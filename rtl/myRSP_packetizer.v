==> flow/design.v <==
module myRSP_packetizer #(
    parameter integer PIX_DLEN = 8,
    parameter integer MAX_PACKET_LENGTH = 1400
)(
    input wire clk,
    input wire rst_n,
    input wire [PIX_DLEN-1:0] s_axis_tdata,
    input wire s_axis_tvalid,
    output reg s_axis_tready,
    input wire s_axis_tlast,  
    input wire s_axis_tuser,  
    output reg m_axis_hdr_valid,
    input wire m_axis_hdr_ready,
    output reg [15:0] m_axis_hdr_length,
    output reg [7:0] m_axis_tdata,
    output reg m_axis_tvalid,
    input wire m_axis_tready,
    output reg m_axis_tlast,
    output wire m_axis_tuser
);
reg [1:0] STATE_reg, STATE_next;
localparam S_IDLE = 2'd0,
    S_HEADER = 2'd1,
    S_READ_LINE = 2'd2,
    S_ASSERT_HEADER = 2'd3;
reg [7:0] m_axis_tdata_next;
reg m_axis_tvalid_next;
reg m_axis_tlast_next;
reg m_axis_hdr_valid_next;
reg [15:0] m_axis_hdr_length_next;
reg __m_axis_tuser_next, __m_axis_tuser;
assign m_axis_tuser = 1'b0;
reg [15:0] cnt_reg, cnt_next;
reg [15:0] scene_id_reg, scene_id_next;
reg [15:0] row_id_reg, row_id_next;
reg [15:0] col_id_reg, col_id_next;
reg [47:0] header_reg, header_next;
always @(*)
begin
    STATE_next = STATE_reg;
    cnt_next = cnt_reg;
    scene_id_next = scene_id_reg;
    row_id_next = row_id_reg;
    col_id_next = col_id_reg;
    header_next = 48'b0;
    s_axis_tready = 0;  
    m_axis_tdata_next = 0;
    m_axis_tvalid_next = 0;
    m_axis_tlast_next = 0;
    __m_axis_tuser_next = 0;
    m_axis_hdr_valid_next = 0;
    m_axis_hdr_length_next = 0;  
    case (STATE_reg)
        S_IDLE:  
        begin
            cnt_next = 0;
            if (s_axis_tvalid) begin  
                header_next = 
                {scene_id_reg[7:0], scene_id_reg[15:8], 
                row_id_reg[7:0], row_id_reg[15:8], 
                col_id_reg[7:0], col_id_reg[15:8]};
                STATE_next = S_HEADER;
            end
        end
        S_HEADER:  
        begin
            m_axis_tdata_next  = header_reg[47:40];
            header_next = header_reg << 8;
            m_axis_tvalid_next = 1'b1;
            if (m_axis_tready) begin  
                cnt_next = cnt_reg + 1'b1;
                if (cnt_reg >= 5) begin
                    STATE_next = S_READ_LINE;
                end
            end
        end
        S_READ_LINE:  
        begin
            m_axis_tdata_next  = s_axis_tdata;
            m_axis_tvalid_next = s_axis_tvalid;
            m_axis_tlast_next  = s_axis_tlast;
            __m_axis_tuser_next  = s_axis_tuser;
            if (m_axis_tready || !m_axis_tvalid) begin
                s_axis_tready = 1;
                if (m_axis_tvalid) begin
                    if (__m_axis_tuser) begin  
                        m_axis_tvalid_next = 1'b0;
                        s_axis_tready = 0;
                        scene_id_next = scene_id_reg + 1'b1;  
                        col_id_next = 0;
                        row_id_next = 0;
                        STATE_next = S_ASSERT_HEADER;                         
                    end else if (m_axis_tlast) begin  
                        m_axis_tvalid_next = 1'b0;
                        s_axis_tready = 0;
                        col_id_next = 0;
                        row_id_next = row_id_reg + 1'b1;
                        STATE_next = S_ASSERT_HEADER;                            
                    end else if (cnt_reg >= MAX_PACKET_LENGTH) begin  
                        m_axis_tvalid_next = 1'b0;
                        s_axis_tready = 0;
                        STATE_next = S_ASSERT_HEADER;                
                    end
                    else begin
                        cnt_next = cnt_reg + m_axis_tready;  
                        col_id_next = col_id_reg + 1;
                    end
                end
            end
        end
        S_ASSERT_HEADER:  
        begin
            m_axis_hdr_valid_next = 1'b1;
            m_axis_hdr_length_next = cnt_reg;  
            if (m_axis_hdr_ready) begin  
                STATE_next = S_IDLE;
            end
        end
        default:
        begin
            STATE_next = S_IDLE;
        end
    endcase
end
always @(posedge clk)
begin
    if (!rst_n)
    begin
        STATE_reg <= S_IDLE;
        cnt_reg <= 0;
        scene_id_reg <= 0;
        row_id_reg <= 0;
        col_id_reg <= 0;
        header_reg <= 48'b0;
        m_axis_tdata <= 0;
        m_axis_tvalid <= 0;
        m_axis_tlast <= 0;
        __m_axis_tuser <= 0;
        m_axis_hdr_valid <= 0;
        m_axis_hdr_length <= 0;
    end
    else
    begin
        STATE_reg <= STATE_next;
        cnt_reg <= cnt_next;
        scene_id_reg <= scene_id_next;
        row_id_reg <= row_id_next;
        col_id_reg <= col_id_next;
        header_reg <= header_next;
        m_axis_tdata <= m_axis_tdata_next;
        m_axis_tvalid <= m_axis_tvalid_next;
        m_axis_tlast <= m_axis_tlast_next;
        __m_axis_tuser <= __m_axis_tuser_next;
        m_axis_hdr_valid <= m_axis_hdr_valid_next;
        m_axis_hdr_length <= m_axis_hdr_length_next;
    end
end
endmodule
Tool chain data of myRSP_packetizer:

What the tools print for myRSP_packetizer, step after step.
Lines are those of the file above, counted from 1.
A cell with -- has no value.

* top: myRSP_packetizer
* clock input: clk
* standard-cell library: sky130hd
* library corner: tt_025C_1v80

Elaborated design:

Counts by Yosys on the flattened word-level netlist (proc, flatten, opt, wreduce; memories kept). Register bits leave out memories and registers merged into their read ports (data or address). Print and check cells are left out. Cells with the same type and inputs are merged into one.

* $add $sub $neg: 5
* $mul: 0
* divide/modulo/power cells: 0
* magnitude comparators: 2
* equal/unequal tests: 16
* shifts and indexed selects: 0
* mux-type cells: 51
* bitwise operators: 2
* reductions and logical operators: 12

Operator list (count)
* 16-bit two-way mux: 21
* 48-bit parallel mux with 3-bit select: 1
* 16-bit by 1-bit adder with 16-bit output (second input constant): 4
* 16-bit parallel mux with 3-bit select: 1
* 48-bit two-way mux: 1
* 16-bit parallel mux with 2-bit select: 1
* 8-bit parallel mux with 3-bit select: 1
* 2-bit != test (second input constant): 10
* 2-bit two-way mux: 9
* 16-bit by 1-bit adder with 16-bit output: 1
* 16-bit by 11-bit >= comparator with 1-bit output (second input constant): 1
* 16-bit by 3-bit >= comparator with 1-bit output (second input constant): 1
* 7-bit AND reduction: 2
* 4-bit AND reduction: 3
* 1-bit two-way mux: 10
* 4-bit != test (second input constant): 2
* 2-bit parallel mux with 4-bit select: 1
* 1-bit parallel mux with 2-bit select: 4
* 3-bit OR reduction: 2
* 2-bit == test (second input constant): 2
* 2-bit OR reduction: 2
* 3-bit != test (second input constant): 1
* 1-bit parallel mux with 3-bit select: 1
* 1-bit inverter: 2
* 2-bit by 1-bit == test with 1-bit output (second input constant): 1
* 2-bit logical NOT: 1
* 1-bit logical OR: 1
* 1-bit logical NOT: 1

* register bits after elaboration: 142
* bits in latches: 0
* RAM bits: 0
* memory bits (read-only): 0
* word width x clocked read ports: 0
* memory cells: 0
* input bits: 15
* output and inout bits: 29
* word-level cells: 100

Depth:

Depth = most cells in a row (Yosys ltp): at word level without a register or memory, in the mapped netlist without a sequential cell, where the memories' decode and read muxes count.

* word-level depth: 7
* ABC_AREA: 1
* depth in mapped cells: 11
* depth with buffers taken out: 11

Mapped cells and area:

Source: synth_stat.txt of the flow (Yosys; design flattened, memories mapped). It holds for the ABC_AREA given above (unset counts as 0); a run with the other value may have another netlist.
The area totals of this step are shown rounded.

* mapped cells: 893
* synthesis area: 6452 µm²
* area of sequential cells: 2883 µm²
* flip-flops: 144
* buffers: 36

Cells by type
* sky130_fd_sc_hd__dfxtp_1: count 144, area in all 2.88E+03 µm²
* sky130_fd_sc_hd__nand2_1: count 224, area in all 840.806 µm²
* sky130_fd_sc_hd__nor2_1: count 107, area in all 401.635 µm²
* sky130_fd_sc_hd__inv_1: count 84, area in all 315.302 µm²
* sky130_fd_sc_hd__nand3_1: count 61, area in all 305.293 µm²
* sky130_fd_sc_hd__a21oi_1: count 59, area in all 295.283 µm²
* sky130_fd_sc_hd__o31ai_1: count 35, area in all 262.752 µm²
* sky130_fd_sc_hd__nor3_1: count 31, area in all 155.149 µm²
* sky130_fd_sc_hd__o21ai_0: count 29, area in all 145.139 µm²
* sky130_fd_sc_hd__nand4_1: count 21, area in all 131.376 µm²
* sky130_fd_sc_hd__xor2_1: count 14, area in all 122.618 µm²
* sky130_fd_sc_hd__clkbuf_1: count 20, area in all 75.072 µm²
* sky130_fd_sc_hd__ha_1: count 5, area in all 62.56 µm²
* sky130_fd_sc_hd__nand2_4: count 5, area in all 56.304 µm²
* sky130_fd_sc_hd__buf_6: count 4, area in all 45.043 µm²
* sky130_fd_sc_hd__buf_4: count 4, area in all 30.029 µm²
* sky130_fd_sc_hd__nand3_2: count 3, area in all 30.029 µm²
* sky130_fd_sc_hd__a21oi_2: count 3, area in all 26.275 µm²

Other cell types: 23; their cells: 40.

Timing after synthesis:

Path of least setup slack by OpenSTA after synthesis, without wires, with an ideal clock, recovery checks aside; 20% of the period is set as input and as output delay. Where synthesis merged equal registers, the netlist keeps one of their names.

* path kind: input to register
* from: input m_axis_tready
* to: register cnt_reg[12]
* period: 2.11 ns
* input delay: 0.422 ns
* library setup time: 0.070 ns
* launch time at the first pin: 0.422 ns
* data arrival time: 1.692 ns
* data required time: 2.040 ns
* setup slack: 0.347 ns
* path delay: 1.340 ns
* stages on the path: 11
* path buffers: 0
* synthesis period reached: 1.763 ns

"path delay" is the arrival time less input delay plus setup time.
"stages on the path": output pins that drive a net of the path, with the launching flip-flop's if there is one; two outputs of one cell count as two.
"synthesis period reached" = period - worst setup slack (recovery checks aside). The figure is calculated, with input and output delays left at 20% of the set period.
Between the ends stands the longest chain of elaborated cells between them, by number of cells; it is not shown to be the way that was timed. Of several equally long chains one is given.
A line is the first line of the expression or statement that the cell stems from. Yosys adds cells for indexed reads and writes and turns some case tables into memories.

* cells stage by stage: sky130_fd_sc_hd__inv_1 -> sky130_fd_sc_hd__nand2_1 -> sky130_fd_sc_hd__ha_1 -> sky130_fd_sc_hd__ha_1 -> sky130_fd_sc_hd__inv_1 -> sky130_fd_sc_hd__nor2_1 -> sky130_fd_sc_hd__nand3_1 -> sky130_fd_sc_hd__xor2_1 -> sky130_fd_sc_hd__nor2_1 -> sky130_fd_sc_hd__nand2_1 -> sky130_fd_sc_hd__a21oi_1
* cells in the longest elaborated chain: 7
* elaborated cells on any way between the ends: 12
* source lines of those cells: 8
* classes of those cells: 1 x add/sub; 2 x eq/ne; 7 x mux; 2 x reduce/logical

Ends and longest elaborated chain, post-synthesis
* start: declaration: line 17 `input wire m_axis_tready,`
* 16-bit by 1-bit adder with 16-bit output: line 105 `cnt_next = cnt_reg + m_axis_tready;`
* 16-bit two-way mux: line 99 `end else if (cnt_reg >= MAX_PACKET_LENGTH) begin`
* 16-bit two-way mux: line 93 `end else if (m_axis_tlast) begin`
* 16-bit two-way mux: line 86 `if (__m_axis_tuser) begin`
* 16-bit two-way mux: line 85 `if (m_axis_tvalid) begin`
* 16-bit two-way mux: line 83 `if (m_axis_tready || !m_axis_tvalid) begin`
* 16-bit parallel mux with 3-bit select: line 53 `case (STATE_reg)`
* end: assignment: line 130 `cnt_reg <= 0;`
* end: assignment: line 145 `cnt_reg <= cnt_next;`
* end: declaration: line 33 `reg [15:0] cnt_reg, cnt_next;`

Path in the finished layout:

From the final timing report of entry B: the path of least setup slack in the routed layout; clock arrival at registers is part of the times.

* path kind: register to output
* from: register cnt_reg[15]
* to: output s_axis_tready
* period: 1.99 ns
* output delay: 0.40 ns
* launch time at the first pin: 0.43 ns
* data arrival time: 1.57 ns
* data required time: 1.59 ns
* setup slack: 0.03 ns
* stages on the path: 7
* path buffers: 1

Between the ends stands the longest chain of elaborated cells between them, by number of cells; it is not shown to be the way that was timed. Of several equally long chains one is given.

* cells stage by stage: sky130_fd_sc_hd__dfxtp_1 -> sky130_fd_sc_hd__nor2_4 -> sky130_fd_sc_hd__nand3_4 -> sky130_fd_sc_hd__nor2_4 -> sky130_fd_sc_hd__nand3_4 -> sky130_fd_sc_hd__a21oi_2 -> sky130_fd_sc_hd__buf_2
* cells in the longest elaborated chain: 7
* elaborated cells on any way between the ends: 7
* source lines of those cells: 6
* classes of those cells: 1 x compare; 6 x mux

Ends and longest elaborated chain, after layout
* start: declaration: line 33 `reg [15:0] cnt_reg, cnt_next;`
* start: assignment: line 130 `cnt_reg <= 0;`
* start: assignment: line 145 `cnt_reg <= cnt_next;`
* 16-bit by 11-bit >= comparator with 1-bit output: line 99 `end else if (cnt_reg >= MAX_PACKET_LENGTH) begin`
* 1-bit two-way mux: line 99
* 1-bit two-way mux: line 93 `end else if (m_axis_tlast) begin`
* 1-bit two-way mux: line 86 `if (__m_axis_tuser) begin`
* 1-bit two-way mux: line 85 `if (m_axis_tvalid) begin`
* 1-bit two-way mux: line 83 `if (m_axis_tready || !m_axis_tvalid) begin`
* 1-bit parallel mux with 2-bit select: line 53 `case (STATE_reg)`
* end: declaration: line 9 `output reg s_axis_tready,`

Ticket comment

Top module myRSP_packetizer; platform sky130hd; tools Yosys and OpenROAD; 2 stored runs in no particular order. Input and output delays are each 20% of the period that was set; the output load is 0.01 pF.
"critical setup path time" is the time allowed to the run's worst setup path (the clock period less input and output delay, where it has them) less its slack. Clock arrival times count: a late capture clock shortens it, a late launch clock lengthens it.
"overall power" rests on the timing tool's default activity at the inputs, not on a simulated workload.
Measured values are rounded.

### Entry A

Settings: `period_ns=3.01`, `CORE_UTILIZATION=72`, `SETUP_SLACK_MARGIN=-0.12`, `CELL_PAD_IN_SITES_DETAIL_PLACEMENT=1`, `TNS_END_PERCENT=90`, `GPL_ROUTABILITY_DRIVEN=0`, `CTS_CLUSTER_SIZE=76`, `CTS_CLUSTER_DIAMETER=197`, `MIN_ROUTING_LAYER=met2`, `CAP_MARGIN=20`, `CORE_MARGIN=2`, `SLEW_MARGIN=20`

No results, placement failed with DPL-0033.

### Entry B

Settings: `period_ns=1.99`, `CORE_UTILIZATION=36`, `PLACE_DENSITY_LB_ADDON=0.09`, `CORE_ASPECT_RATIO=0.93`, `CORE_MARGIN=6`, `CELL_PAD_IN_SITES_GLOBAL_PLACEMENT=3`, `CELL_PAD_IN_SITES_DETAIL_PLACEMENT=2`, `ABC_AREA=1`, `CTS_CLUSTER_SIZE=41`, `CTS_CLUSTER_DIAMETER=179`, `MIN_ROUTING_LAYER=met1`, `MAX_ROUTING_LAYER=met4`, `CAP_MARGIN=20`, `SLEW_MARGIN=20`

- Standard-cell area of the final layout: 8273 µm²
- Setup slack of the worst path: 0.026 ns
- Full die area: 21280 µm²
- Overall power: 7.112 mW
- Worst hold slack in the final report: 0.435 ns
- Critical setup path time: 1.57 ns
- Critical path type: register to output
- Cell area after synthesis: 6452 µm²
- Post-route setup TNS: 0.000 ns
